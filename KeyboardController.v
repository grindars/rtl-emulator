==> flow/design.v <==
module KeyboardController (
    input CLK,
    input RESET,
    input [7:0] DI,
    output [7:0] DO,
    input [1:0] A,
    input CS,
    input RD,
    input WR,
    input KEY_STB,
    input [11:0] KEY_OP,
    output KEY_BUSY
);
    wire [7:0] KEY_SEL, KEY_VAL, KEY_MOD;
    wire [2:0] ROW_A;
    wire ROW_WR;
    wire [7:0] ROW_DI, ROW_DO;
    i8255 i8255 (
        .CLK(CLK),
        .RESET(RESET),
        .DIN(DI),
        .DOUT(DO),
        .A(A),
        .CS(CS),
        .WR(WR),
        .PA_I(8'b0000_0000),
        .PA_O(KEY_SEL),
        .PA_D(),
        .PB_I(KEY_VAL),
        .PB_O(),
        .PB_D(),
        .PC_I(KEY_MOD),
        .PC_O(),
        .PC_D()
    );
    RowRAM ram (
        .CLK(CLK),
        .RESET(RESET),
        .A(ROW_A),
        .DI(ROW_DI),
        .DO(ROW_DO),
        .WR(ROW_WR),
        .KEY_SEL(KEY_SEL),
        .KEY_VAL(KEY_VAL)
    );
    KeyboardDeserializer deser (
        .CLK(CLK),
        .RESET(RESET),
        .KEY_STB(KEY_STB),
        .KEY_OP(KEY_OP),
        .KEY_BUSY(KEY_BUSY),
        .KEY_MOD(KEY_MOD),
        .ROW_A(ROW_A),
        .ROW_WR(ROW_WR),
        .ROW_DI(ROW_DO),
        .ROW_DO(ROW_DI)
    );
endmodule
module KeyboardDeserializer (
    input CLK,
    input RESET,
    input KEY_STB,
    input [11:0] KEY_OP,
    output reg KEY_BUSY,
    output reg [7:0] KEY_MOD,
    output [2:0] ROW_A,
    output reg ROW_WR,
    input [7:0] ROW_DI,
    output [7:0] ROW_DO
);
    reg [1:0] STATE;
    always @ (posedge CLK)
        if(RESET)
        begin
            STATE <= 2'b00;
            KEY_BUSY <= 1'b0;
            KEY_MOD <= 8'hFF;
            ROW_WR <= 1'b0;
        end
        else
            case(STATE)
            2'b00:
                if(KEY_STB)
                begin
                    KEY_BUSY <= 1'b1;
                    if(KEY_OP[11])
                    begin
                        KEY_MOD <= KEY_OP[7:0];
                        STATE <= 2'b10;
                    end
                    else
                    begin
                        ROW_WR <= 1'b1;
                        STATE <= 2'b01;
                    end
                end
            2'b01: STATE <= 2'b10;
            2'b10:
            begin
                ROW_WR <= 1'b0;
                KEY_BUSY <= 1'b0;
                if(!KEY_STB)
                    STATE <= 2'b00;
            end
            2'b11: ;
            endcase
    assign ROW_A = KEY_OP[10:8];
    assign ROW_DO = KEY_OP[7:0];
endmodule
(* priority_extract = "force" *)
module MatrixEncoder (
    input [7:0] SEL_MASK,
    output reg [2:0] SELECTED_ROW
);
    always @ (SEL_MASK or SELECTED_ROW)
        if(!SEL_MASK[0])
            SELECTED_ROW = 3'h0;
        else if(!SEL_MASK[1])
            SELECTED_ROW = 3'h1;
        else if(!SEL_MASK[2])
            SELECTED_ROW = 3'h2;
        else if(!SEL_MASK[3])
            SELECTED_ROW = 3'h3;
        else if(!SEL_MASK[4])
            SELECTED_ROW = 3'h4;
        else if(!SEL_MASK[5])
            SELECTED_ROW = 3'h5;
        else if(!SEL_MASK[6])
            SELECTED_ROW = 3'h6;
        else if(!SEL_MASK[7])
            SELECTED_ROW = 3'h7;
        else
            SELECTED_ROW = 3'h0;
endmodule
module RowRAM (
    input CLK,
    input RESET,
    input [2:0] A,
    input WR,
    input [7:0] DI,
    output reg [7:0] DO,
    input [7:0] KEY_SEL,
    output reg [7:0] KEY_VAL
);
    reg [7:0] RAM [0:7];
    wire [2:0] ROW_A;
    MatrixEncoder enc (
        .SEL_MASK(KEY_SEL),
        .SELECTED_ROW(ROW_A)
    );
    always @ (posedge CLK)
        if(RESET)
            DO <= 8'h00;
        else
        begin
            DO <= RAM[A];
            if(WR)
            begin
                RAM[A] <= DI;
            end
        end
    always @ (posedge CLK)
        if(RESET)
            KEY_VAL <= 8'h00;
        else
            KEY_VAL <= RAM[ROW_A];
endmodule
module i8255(
    input CLK,
    input RESET,
    input [7:0] DIN,
    output reg [7:0] DOUT,
    input [1:0] A,
    input CS,
    input WR,
    input [7:0] PA_I,
    output [7:0] PA_O,
    output reg [7:0] PA_D,
    input [7:0] PB_I,
    output [7:0] PB_O,
    output reg [7:0] PB_D,
    input [7:0] PC_I,
    output [7:0] PC_O,
    output reg [7:0] PC_D
);
    wire [7:0] PA, PB, PC;
    reg [7:0] PA_REG, PB_REG, PC_REG, CTRL;
    always @ (CS or A or DOUT or PA or PB or PC or CTRL)
        casez({CS, A})
        3'b0zz: DOUT = 8'hFF;  
        3'b100: DOUT = PA;     
        3'b101: DOUT = PB;     
        3'b110: DOUT = PC;     
        3'b111: DOUT = CTRL;   
        endcase
    always @ (posedge CLK)
        if(RESET)
        begin
            PA_REG <= 8'hFF;
            PB_REG <= 8'hFF;
            PC_REG <= 8'hFF;
            CTRL   <= 8'h9B;
        end
        else if(WR && CS)
            casez({ A, DIN[7], DIN[0] })
            4'b00zz: PA_REG <= DIN;  
            4'b01zz: PB_REG <= DIN;  
            4'b10zz: PC_REG <= DIN;  
            4'b111z: CTRL   <= DIN;  
            4'b1100: PC_REG <= PC_REG & ~(1 << DIN[3:1]);  
            4'b1101: PC_REG <= PC_REG | (1 << DIN[3:1]);      
            endcase
    assign PA = (PA_O & PA_D) | (PA_I & ~PA_D);
    assign PB = (PB_O & PB_D) | (PB_I & ~PB_D);
    assign PC = (PC_O & PC_D) | (PC_I & ~PC_D);
    always @ (posedge CLK)
        if(CS && WR && A == 2'b11 && DIN[7] == 1'b0 && (DIN[2] != 1'b0 || DIN[6:5] != 2'b00))
            $write("i8255: Attempted to set non-zero mode\n");
    assign PA_O = PA_REG;
    assign PB_O = PB_REG;
    assign PC_O = PC_REG;
    always @ (CTRL or PA_D)
        if(CTRL[4])
            PA_D[7:0] = 8'b0000_0000;
        else
            PA_D[7:0] = 8'b1111_1111;
    always @ (CTRL or PB_D)
        if(CTRL[1])
            PB_D[7:0] = 8'b0000_0000;
        else
            PB_D[7:0] = 8'b1111_1111;
    always @ (CTRL or PC_D)
    begin
        if(CTRL[0])
            PC_D[3:0] = 4'b0000;
        else
            PC_D[3:0] = 4'b1111;
        if(CTRL[3])
            PC_D[7:4] = 4'b0000;
        else
            PC_D[7:4] = 4'b1111;
    end
endmodule
* From RTL to reports: KeyboardController
Tool output for the design above, in the order of the flow.
Lines are those of the file above, counted from 1.
Operators: Yosys type, input widths -> output width; for muxes data width and select width s.
Library cell names are shortened.
A cell with - has no value.
- Top module :: KeyboardController
- Clock :: CLK
- Standard-cell library :: sky130hd
- Corner :: tt_025C_1v80

* Word level
Counts by Yosys on the flattened word-level netlist (proc, flatten, opt, wreduce; memories kept). Register bits leave out memories and registers merged into their read ports (data or address). Print and check cells are left out. Cells with the same type and inputs are merged into one.
Memory sizes are those after Yosys's memory passes, which may raise the word count (mostly to a power of two), join words into wider ones and drop unused or constant bits.
- ROM bits :: 0
- Memories :: 1
- Input port bits :: 28
- Word width x clocked read ports :: 8
- Output and inout bits :: 9
- Register bits :: 44
- Bits in writable memories :: 64
- Elaborated cells :: 88
- Latch bits :: 0
- Equal/unequal tests :: 15
- Shift-type cells :: 1
- Divide/modulo/power cells :: 0
- Multipliers :: 0
- Multiplexer cells :: 30
- Add/subtract/negate cells :: 0
- Reduce/logical cells :: 19
- $lt $le $gt $ge :: 0
- Bitwise operators :: 14
** Memory list
- ram.RAM :: depth 8, bits a word 8, rd ports 1, write ports 1, line 145 : reg [7:0] RAM [0:7];
** Operators with widths (count)
- $and 8x8->8 :: 6
- $pmux 8 s5 :: 1
- $mux 8 :: 4
- $mux 3 :: 10
- $or 8x8->8 :: 3
- $not 8->8 :: 3
- $pmux 8 s3 :: 1
- $eq 3x3->1 const B :: 5
- $reduce_and 2->1 :: 5
- $reduce_and 3->1 :: 3
- $shl 1x3->8 const A :: 1
- $eq 4x4->1 const B :: 2
- $mux 4 :: 2
- $eq 2x2->1 const B :: 3
- $ne 2x2->1 const B :: 3
- $reduce_bool 3->1 :: 2
- $pmux 2 s3 :: 1
- $mux 2 :: 3
- $mux 1 :: 6
- $logic_and 1x1->1 :: 4
- $eq 2x1->1 const B :: 2
- $logic_not 2->1 :: 2
- $reduce_bool 2->1 :: 2
- $pmux 1 s2 :: 2
- $not 1->1 :: 2
- $logic_or 1x1->1 :: 1

* Longest topological paths
Yosys ltp: most cells in a row. Word level: on the elaborated netlist, between registers, memories and ports. Mapped: between sequential cells and ports; inverters and the memories' decode and read muxes count.
- Depth after elaboration :: 8
- ABC_AREA :: 0
- Mapped depth :: 6
- Mapped depth without buffers :: 5

* After synthesis
Source: synth_stat.txt of the flow (Yosys; design flattened, memories mapped). It holds for the ABC_AREA given above (unset counts as 0); a run with the other value may have another netlist.
** Cells by type
- edfxtp_1 :: count 64, total area 1.92E+03 um^2
- dfxtp_1 :: count 53, total area 1.06E+03 um^2
- mux2i_1 :: count 34, total area 340.326 um^2
- nand2_1 :: count 70, total area 262.752 um^2
- mux2_2 :: count 15, total area 168.912 um^2
- nand3_1 :: count 28, total area 140.134 um^2
- o21ai_0 :: count 28, total area 140.134 um^2
- nor2_1 :: count 30, total area 112.608 um^2
- a21o_1 :: count 14, total area 105.101 um^2
- a211oi_1 :: count 12, total area 90.086 um^2
- clkbuf_1 :: count 17, total area 63.811 um^2
- a221oi_1 :: count 7, total area 61.309 um^2
- a21oi_1 :: count 10, total area 50.048 um^2
- a22oi_1 :: count 6, total area 45.043 um^2
- o211ai_1 :: count 6, total area 45.043 um^2
- nand3b_1 :: count 5, total area 37.536 um^2
- nor3_1 :: count 7, total area 35.034 um^2
- inv_1 :: count 9, total area 33.782 um^2
Not listed: further types 28, cells in them 42.
- Buffers :: 22
- Standard cells after synthesis :: 457
- Sequential area :: 0.0029829 mm^2
- Chip area (Yosys) :: 0.0050373 mm^2
- Flip-flop cells :: 117
The figures by module come from a second, unflattened synthesis with its own total; it is not the netlist above.
- Cell total of the unflattened synthesis :: 535
- Area (unflattened synthesis) :: 0.0061396 mm^2
Each row is one instance without its submodules.
** Modules
- RowRAM :: sequential area 0.0022422 mm^2, instances 1, area 0.0034183 mm^2, cells 199
- i8255 :: sequential area 0.0006406 mm^2, instances 1, area 0.002077 mm^2, cells 256
- KeyboardDeserializer :: sequential area 0.0002602 mm^2, instances 1, area 0.0005743 mm^2, cells 68
- MatrixEncoder :: sequential area 0 mm^2, instances 1, area 0.0000663 mm^2, cells 11
- KeyboardController :: sequential area 0 mm^2, instances 1, area 0.0000038 mm^2, cells 1

Add stored flow runs of KeyboardController

Record of 2 stored runs of the RTL-to-layout flow on KeyboardController, platform sky130hd. The runs are unordered. Constraints: input delay and output delay 20% of the set period each, output load 0.01 pF.
"total power of the final layout" is the tool's figure for a default switching activity; nothing was simulated.

** Record 1
- Settings :: period_ns=3.21; CORE_UTILIZATION=56; SETUP_SLACK_MARGIN=0.03; PLACE_DENSITY_LB_ADDON=0.28; CELL_PAD_IN_SITES_GLOBAL_PLACEMENT=1; TNS_END_PERCENT=40; GPL_TIMING_DRIVEN=0; GPL_ROUTABILITY_DRIVEN=0; CTS_CLUSTER_DIAMETER=333; SLEW_MARGIN=25; MIN_ROUTING_LAYER=met1; CAP_MARGIN=20; CORE_MARGIN=2
- Netlist area reported by Yosys :: 0.0050373 mm^2
- Area inside the die boundary :: 0.0097703 mm^2
- Std-cell area (final layout) :: 0.0061797 mm^2
- Setup slack of the worst path :: 0.044 ns
- Sum of negative setup slack :: 0.000 ns
- Smallest hold slack :: 0.440 ns
- Total power of the final layout :: 3.855 mW

** Record 2
- Settings :: period_ns=2.21; SETUP_SLACK_MARGIN=0.07; CAP_MARGIN=20; CORE_MARGIN=2; CORE_UTILIZATION=40; SLEW_MARGIN=20
- Netlist area reported by Yosys :: 0.0050373 mm^2
- Area inside the die boundary :: 0.0135071 mm^2
- Std-cell area (final layout) :: 0.0065062 mm^2
- Setup slack of the worst path :: 0.110 ns
- Sum of negative setup slack :: 0.000 ns
- Smallest hold slack :: 0.435 ns
- Total power of the final layout :: 5.459 mW
